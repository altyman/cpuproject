==> flow/design.v <==
module control (
    input wire clock, reset, stop,
    input wire [31:0] IR,
    input wire CON_FF,
    input wire IRQ,
    input wire IE_out,
    output wire EPCin, EPCout,
    output wire IVRin, IVRout,
    output wire set_IE, clear_IE,
    output wire GPR_Rin, GPR_Rout,
    output wire [15:0] RinHI, RoutHI,
    output wire IRin, MARin, RZout, RYin, RBin, PCjump, MDRread, CONin,
    output wire [15:0] ALUControl,
    output wire Gra, Grb, Grc, BAout, Cout,
    output wire RAMread, RAMwrite,
    output wire InPortStrobe, OutPortEnable,
    output reg run
);
    wire op_halt = (IR[31:27] == 5'b11011);
    always @(posedge clock or posedge reset) begin
        if (reset) run <= 1'b1;
        else if (stop || op_halt) run <= 1'b0;
    end
    reg [2:0] state;
    wire T0 = (state == 3'd0);
    wire T1 = (state == 3'd1);
    wire T2 = (state == 3'd2);
    wire T3 = (state == 3'd3);
    wire T4 = (state == 3'd4);
    wire T5 = (state == 3'd5);
    wire T_INT1 = (state == 3'd6);
    wire T_INT2 = (state == 3'd7);
    wire [4:0] opcode = IR[31:27];
    wire op_add = (opcode == 5'b00000);
    wire op_sub = (opcode == 5'b00001);
    wire op_and = (opcode == 5'b00010);
    wire op_or = (opcode == 5'b00011);
    wire op_shr = (opcode == 5'b00100);
    wire op_shra = (opcode == 5'b00101);
    wire op_shl = (opcode == 5'b00110);
    wire op_ror = (opcode == 5'b00111);
    wire op_rol = (opcode == 5'b01000);
    wire op_neg = (opcode == 5'b01110);
    wire op_not = (opcode == 5'b01111);
    wire op_addi = (opcode == 5'b01001);
    wire op_andi = (opcode == 5'b01010);
    wire op_ori = (opcode == 5'b01011);
    wire op_mul = (opcode == 5'b01101);
    wire op_div = (opcode == 5'b01100);
    wire op_ld = (opcode == 5'b10000);
    wire op_ldi = (opcode == 5'b10001);
    wire op_st = (opcode == 5'b10010);
    wire op_br = (opcode == 5'b10101);
    wire op_jr = (opcode == 5'b10100);
    wire op_jal = (opcode == 5'b10011);
    wire op_mfhi = (opcode == 5'b11000);
    wire op_mflo = (opcode == 5'b11001);
    wire op_in = (opcode == 5'b10110);
    wire op_out = (opcode == 5'b10111);
    wire op_nop = (opcode == 5'b11010);
    wire op_rfi = (opcode == 5'b11100);  
    wire op_ei = (opcode == 5'b11101);  
    wire op_di = (opcode == 5'b11110);  
    wire op_mtivr = (opcode == 5'b11111);  
    wire is_alu_r = (op_add | op_sub | op_and | op_or | op_shr | op_shra | op_shl | op_ror | op_rol);
    wire is_alu_2op = (op_not | op_neg); 
    wire is_alu_i = (op_addi | op_andi | op_ori | op_ldi);
    wire is_md = (op_mul | op_div);
    wire instruction_done = 
        (T3 & (is_alu_r | is_alu_2op | is_alu_i)) | 
        (T5 & (op_ld | op_st)) |
        (T4 & op_br) |
        (T1 & (op_jr | op_mfhi | op_mflo | op_in | op_out | op_nop | op_rfi | op_ei | op_di | op_mtivr)) |
        (T2 & op_jal) | 
        (T4 & is_md);
    always @(posedge clock or posedge reset) begin
        if (reset) state <= 3'd0;
        else if (run) begin
            if (instruction_done) begin
                if (IRQ && IE_out) state <= 3'd6;
                else state <= 3'd0;
            end
            else if (T_INT2) state <= 3'd0;
            else state <= state + 1'b1;
        end
    end
    wire op_uses_base = (op_ld | op_st | op_ldi);
    wire is_r0_base = (IR[22:19] == 4'b0000);
    wire ba_active = (T1 & op_uses_base & is_r0_base);
    assign BAout = ba_active;
    assign Gra = ((T3 & is_alu_r) | (T3 & is_alu_2op) | (T3 & is_alu_i) | (T5 & op_ld) | (T4 & op_st) | 
                 (T1 & op_br) | (T1 & op_jr) | (T2 & op_jal)| 
                 (T1 & op_mfhi) | (T1 & op_mflo) | (T1 & op_in) | (T1 & op_out) |
                 (T1 & is_md) | (T1 & is_alu_2op) | (T1 & op_mtivr)) & ~ba_active;
    assign Grb = ((T1 & is_alu_r) | (T1 & is_alu_i) | (T1 & op_ld) | (T1 & op_st) |
                 (T2 & is_md) | (T2 & is_alu_2op)) & ~ba_active;
    assign Grc = (T2 & is_alu_r);
    assign GPR_Rin = (T3 & is_alu_r) | (T3 & is_alu_2op) | (T3 & is_alu_i) | (T5 & op_ld) | (T1 & op_jal) | 
                     (T1 & op_mfhi) | (T1 & op_mflo) | (T1 & op_in);
    assign GPR_Rout = (T1 & is_alu_r) | (T2 & is_alu_r) | 
                      (T1 & is_alu_2op) | (T2 & is_alu_2op) |
                      (T1 & is_alu_i) | 
                      (T1 & is_md) | (T2 & is_md) |
                      (T1 & op_ld) | (T1 & op_st) | (T4 & op_st) | 
                      (T1 & op_br) | (T1 & op_jr) | (T2 & op_jal) | (T1 & op_out) | (T1 & op_mtivr);
    assign EPCin = T_INT1;
    assign EPCout = (T1 & op_rfi);
    assign IVRin = (T1 & op_mtivr);
    assign IVRout = T_INT2;
    assign set_IE = (T1 & op_ei) | (T1 & op_rfi);
    assign clear_IE = (T1 & op_di) | T_INT1;
    assign PCjump = T4 & op_br;
    assign IRin = T0;
    assign Cout = (T2 & is_alu_i) | (T2 & op_ld) | (T2 & op_st) | (T3 & op_br);
    assign RYin = (T1 & is_alu_r) | (T1 & is_alu_2op) | (T1 & is_alu_i) | (T1 & is_md) | (T1 & op_ld) | (T1 & op_st) | (T2 & op_br);
    assign MARin = (T3 & op_ld) | (T3 & op_st);
    assign RAMread = (T4 & op_ld);
    assign RAMwrite = (T5 & op_st);
    assign MDRread = (T4 & op_ld);
    assign CONin = (T1 & op_br);
    assign OutPortEnable = (T1 & op_out);
    assign InPortStrobe = (T1 & op_in);
    assign RZout = 1'b0;
    assign RBin = 1'b0;
    assign RinHI[0] = (T4 & is_md);
    assign RinHI[1] = (T3 & is_md);
    assign RinHI[2] = (T2 & is_md);
    assign RinHI[3] = (T2 & is_alu_r) | (T2 & is_alu_2op) | (T2 & is_alu_i) | (T2 & op_ld) | (T2 & op_st) | (T3 & op_br) | (T2 & is_md);
    assign RinHI[4] = T0 | (T1 & op_jr) | (T2 & op_jal) | T_INT2 | (T1 & op_rfi);
    assign RinHI[5] = (T4 & op_ld) | (T4 & op_st);
    assign RinHI[15:6] = 10'b0;
    assign RoutHI[0] = (T1 & op_mfhi);
    assign RoutHI[1] = (T1 & op_mflo);
    assign RoutHI[2] = (T4 & is_md);
    assign RoutHI[3] = (T3 & is_alu_r) | (T3 & is_alu_2op) | (T3 & is_alu_i) | (T3 & op_ld) | (T3 & op_st) | (T4 & op_br) | (T3 & is_md);
    assign RoutHI[4] = T0 | (T2 & op_br) | (T1 & op_jal) | T_INT1;
    assign RoutHI[5] = (T5 & op_ld);
    assign RoutHI[6] = (T1 & op_in);
    assign RoutHI[15:7] = 9'b0;
    assign ALUControl = 
        (op_add | op_addi | op_ld | op_st | op_br | op_ldi) ? 16'd12 :
        (op_sub) ? 16'd13 :
        (op_and | op_andi) ? 16'd1 :
        (op_or | op_ori) ? 16'd2 :
        (op_not) ? 16'd3 :
        (op_neg) ? 16'd6 :
        (op_rol) ? 16'd7 :
        (op_ror) ? 16'd8 :
        (op_shl) ? 16'd9 :
        (op_shr) ? 16'd10 :
        (op_shra) ? 16'd11 :
        (op_mul) ? 16'd14 :
        (op_div) ? 16'd15 :
        16'd0;
endmodule
# Reports on control
# What the tools print for control, step after step.
# Line numbers count from 1 in the design file above.
# Operators: Yosys type, input widths -> output width; for muxes data width and select width s.
# Cell names lack the library's common part.
inputs:
  design: "control"
  clock: "clock"
  library: "sky130hd"
  pvt_corner: "tt_025C_1v80"

# After elaboration
# Source: Yosys, flattened and elaborated, memories not mapped. Widths are those after wreduce; folded enables and synchronous resets count as part of the registers. Registers that Yosys merges into a memory's read port (data or address) are not register bits. Print and check cells do not count. Equal cells are merged and count once.
word_totals:
  ff_bits: 4
  latch_bits: 0
  mem_bits_rw: 0
  romBits: 0
  clocked_rd_ports_x_width: 0
  n_memories: 0
  inputBits: 38
  output_inout_bits: 74
  word_cells: 213
classes:
  n_addsub: 1
  multipliers: 0
  div: 0
  cmp: 0
  eq_ne: 38
  n_shift: 0
  muxes: 16
  bitwise: 151
  reduce_logical: 5
ops:
  columns: ["cell", "count"]
  rows:
  - ["$or 1x1->1", 105]
  - ["$eq 5x5->1 const B", 16]
  - ["$mux 4", 13]
  - ["$and 1x1->1", 45]
  - ["$eq 5x4->1 const B", 8]
  - ["$eq 5x3->1 const B", 4]
  - ["$eq 3x3->1 const B", 4]
  - ["$eq 5x2->1 const B", 2]
  - ["$mux 3", 3]
  - ["$eq 3x2->1 const B", 2]
  - ["$eq 5x1->1 const B", 1]
  - ["$logic_not 5->1", 1]
  - ["$logic_not 4->1", 1]
  - ["$add 3x1->3 const B", 1]
  - ["$eq 3x1->1 const B", 1]
  - ["$logic_not 3->1", 1]
  - ["$logic_and 1x1->1", 1]
  - ["$logic_or 1x1->1", 1]
  - ["$not 1->1", 1]

# Logic depth
# Yosys ltp: most cells in a row. Word level: on the elaborated netlist, between registers, memories and ports. Mapped: between sequential cells and ports; inverters and the memories' decode and read muxes count.
logic_depth:
  depth_word: 25
  abc_area: 0
  ltp_mapped: 7
  ltp_nobuf: 7

# Mapped cells and area
# Source: synth_stat.txt of the flow (Yosys; design flattened, memories mapped). It holds for the ABC_AREA given above (unset counts as 0); a run with the other value may have another netlist.
types:
  columns: ["cell", "count"]
  rows:
  - ["buf_4", 36]
  - ["nor2_1", 23]
  - ["nand2_1", 21]
  - ["dfrtp_1", 3]
  - ["ha_1", 6]
  - ["o21ai_0", 11]
  - ["nor3_1", 9]
  - ["nand2b_1", 5]
  - ["inv_1", 8]
  - ["nand3b_1", 4]
  - ["dfstp_2", 1]
  - ["a21oi_1", 5]
  - ["a31oi_1", 4]
  - ["and2_1", 4]
  - ["nand3_1", 5]
  - ["or3_1", 4]
  - ["buf_2", 4]
  - ["nor2b_1", 3]
# Not listed: further types 27, cells in them 37.
synth_totals:
  mapped_cells: 193
  synth_area_um2: 1236.2
  seqArea_um2: 101.3
  ff_cells: 4
  buffers: 46

# Path before layout
# Source: OpenSTA report_checks on the synthesized netlist (no wires, ideal clock, input and output delay 20% of the period each), path of least setup slack; recovery checks are left aside. Register names are those of the netlist, which keeps one name where synthesis merged equal registers.
synth_path:
  path_type: "register to output"
  start: "register state[1]"
  end: "output port GPR_Rout"
  period_ns: 1.95
  output_delay_ns: 0.390
  arrival_time_ns: 1.552
  t_required_ns: 1.560
  slack_ns: 0.008
  path_delay_ns: 1.552
  driving_pins: 7
  path_buffers: 0
  synth_period_reached_ns: 1.942
# "path_delay_ns" = arrival - input delay + setup time.
# A path that ends at an output port has no setup time.
# "driving_pins" counts driving pins, that of a launching flip-flop among them; a cell with two outputs on the path counts twice.
# "synth_period_reached_ns" = period - worst setup slack (recovery checks aside). The figure is calculated, with input and output delays left at 20% of the set period.
# The rows between start and end are the longest chain of elaborated cells between them; the timing report does not say that the signal goes this way. Where chains are equally long, one stands for them.
# A line is the first line of the expression or statement that the cell stems from. Yosys adds cells for indexed reads and writes and turns some case tables into memories.
# At most two assigning lines are given for a register; there are more.
synth_between:
  path_cell_list: "dfrtp_1 -> inv_1 -> ha_1 -> nand3_1 -> o22ai_1 -> a2111oi_0 -> nand3b_1"
  elab_chain_cells: 16
  cells_between: 32
  classes_between: "3 x eq/ne; 29 x logic"
synth_rtl:
  columns: ["item", "line_no", "rtl"]
  rows:
  - ["start, declared", 24, "reg [2:0] state;"]
  - ["start, assigned", 77, "if (reset) state <= 3'd0;"]
  - ["start, assigned", 84, "else state <= state + 1'b1;"]
  - ["$eq 3x1->1", 26, "wire T1 = (state == 3'd1);"]
  - ["$and 1x1->1", 100, "assign GPR_Rout = (T1 & is_alu_r) | (T2 & is_alu_r) |"]
  - ["$or 1x1->1 (14 in a row)", 100, null]
  - ["end, declared", 10, "output wire GPR_Rin, GPR_Rout,"]

# Worst path after layout
# From the final timing report of run B: the path of least setup slack in the routed layout; clock arrival at registers is part of the times.
layout_path:
  path_type: "register to register"
  start: "register state[0]"
  end: "register state[2]"
  period_ns: 2.03
  setup_ns: 0.14
  arrival_time_ns: 2.59
  t_required_ns: 2.15
  slack_ns: -0.44
  driving_pins: 9
  path_buffers: 1
# The rows between start and end are the longest chain of elaborated cells between them; the timing report does not say that the signal goes this way. Where chains are equally long, one stands for them.
# At most two assigning lines are given for a register; there are more.
layout_between:
  path_cell_list: "dfrtp_2 -> inv_2 -> ha_4 -> buf_4 -> nand3b_1 -> a2111oi_0 -> or3_4 -> or3_4 -> o311ai_4"
  elab_chain_cells: 8
  cells_between: 20
  classes_between: "1 x add/sub; 6 x eq/ne; 2 x mux; 11 x logic"
layout_rtl:
  columns: ["item", "line_no", "rtl"]
  rows:
  - ["start, declared", 24, "reg [2:0] state;"]
  - ["start, assigned", 77, "if (reset) state <= 3'd0;"]
  - ["start, assigned", 84, "else state <= state + 1'b1;"]
  - ["$eq 3x2->1", 28, "wire T3 = (state == 3'd3);"]
  - ["$and 1x1->1", 70, "(T3 & (is_alu_r | is_alu_2op | is_alu_i)) |"]
  - ["$or 1x1->1 (5 in a row)", 70, null]
  - ["$mux 3", 79, "if (instruction_done) begin"]
  - ["end, assigned", 80, "if (IRQ && IE_out) state <= 3'd6;"]
  - ["end, assigned", 84, null]
  - ["end, declared", 24, null]

# control through Yosys and OpenROAD on sky130hd: 2 stored runs, unordered, with their settings and measured results. The constraints put input and output delay at 20% of the set period each and load the outputs with 0.01 pF.
# "achieved_clock_period_ns" is the run's clock period less its worst setup slack. It is reckoned from that one timing run; input and output delays stay at 20% of the period that was set.
# "worst_path_ns": the worst setup path's part of the clock period (all of it between registers, 20% less for each end at a port) less its slack. A launch clock that arrives late makes it longer, a capture clock that arrives late makes it shorter.
# "total_power_mw" is the tool's figure for a default switching activity; nothing was simulated.
runs:
  - name: "run A"
    settings:
      period_ns: 2.36
      CORE_UTILIZATION: 59
      SETUP_SLACK_MARGIN: -0.09
      PLACE_DENSITY_LB_ADDON: 0.22
      CELL_PAD_IN_SITES_GLOBAL_PLACEMENT: 1
      TNS_END_PERCENT: 50
      GPL_TIMING_DRIVEN: 1
      CTS_CLUSTER_SIZE: 76
      SLEW_MARGIN: 0
      MIN_ROUTING_LAYER: "met2"
      CAP_MARGIN: 20
      CORE_MARGIN: 2
    outcome: "no results, placement failed with FLW-0024"
  - name: "run B"
    settings:
      period_ns: 2.03
      SETUP_SLACK_MARGIN: 0.19
      CAP_MARGIN: 20
      CORE_MARGIN: 2
      CORE_UTILIZATION: 40
      SLEW_MARGIN: 20
    results:
      achieved_clock_period_ns: 2.475
      total_power_mw: 0.9861
      fin_util_frac: 0.891
      setupTns_ns: -5.624
      worstSetupSlack_ns: -0.445
      layout_stdcell_area_um2: 2675.1
      worst_path_ns: 2.47
      worstPathKind: "register to register"
      die_footprint_um2: 3551.0
      yosys.chip_area_um2: 1236.2
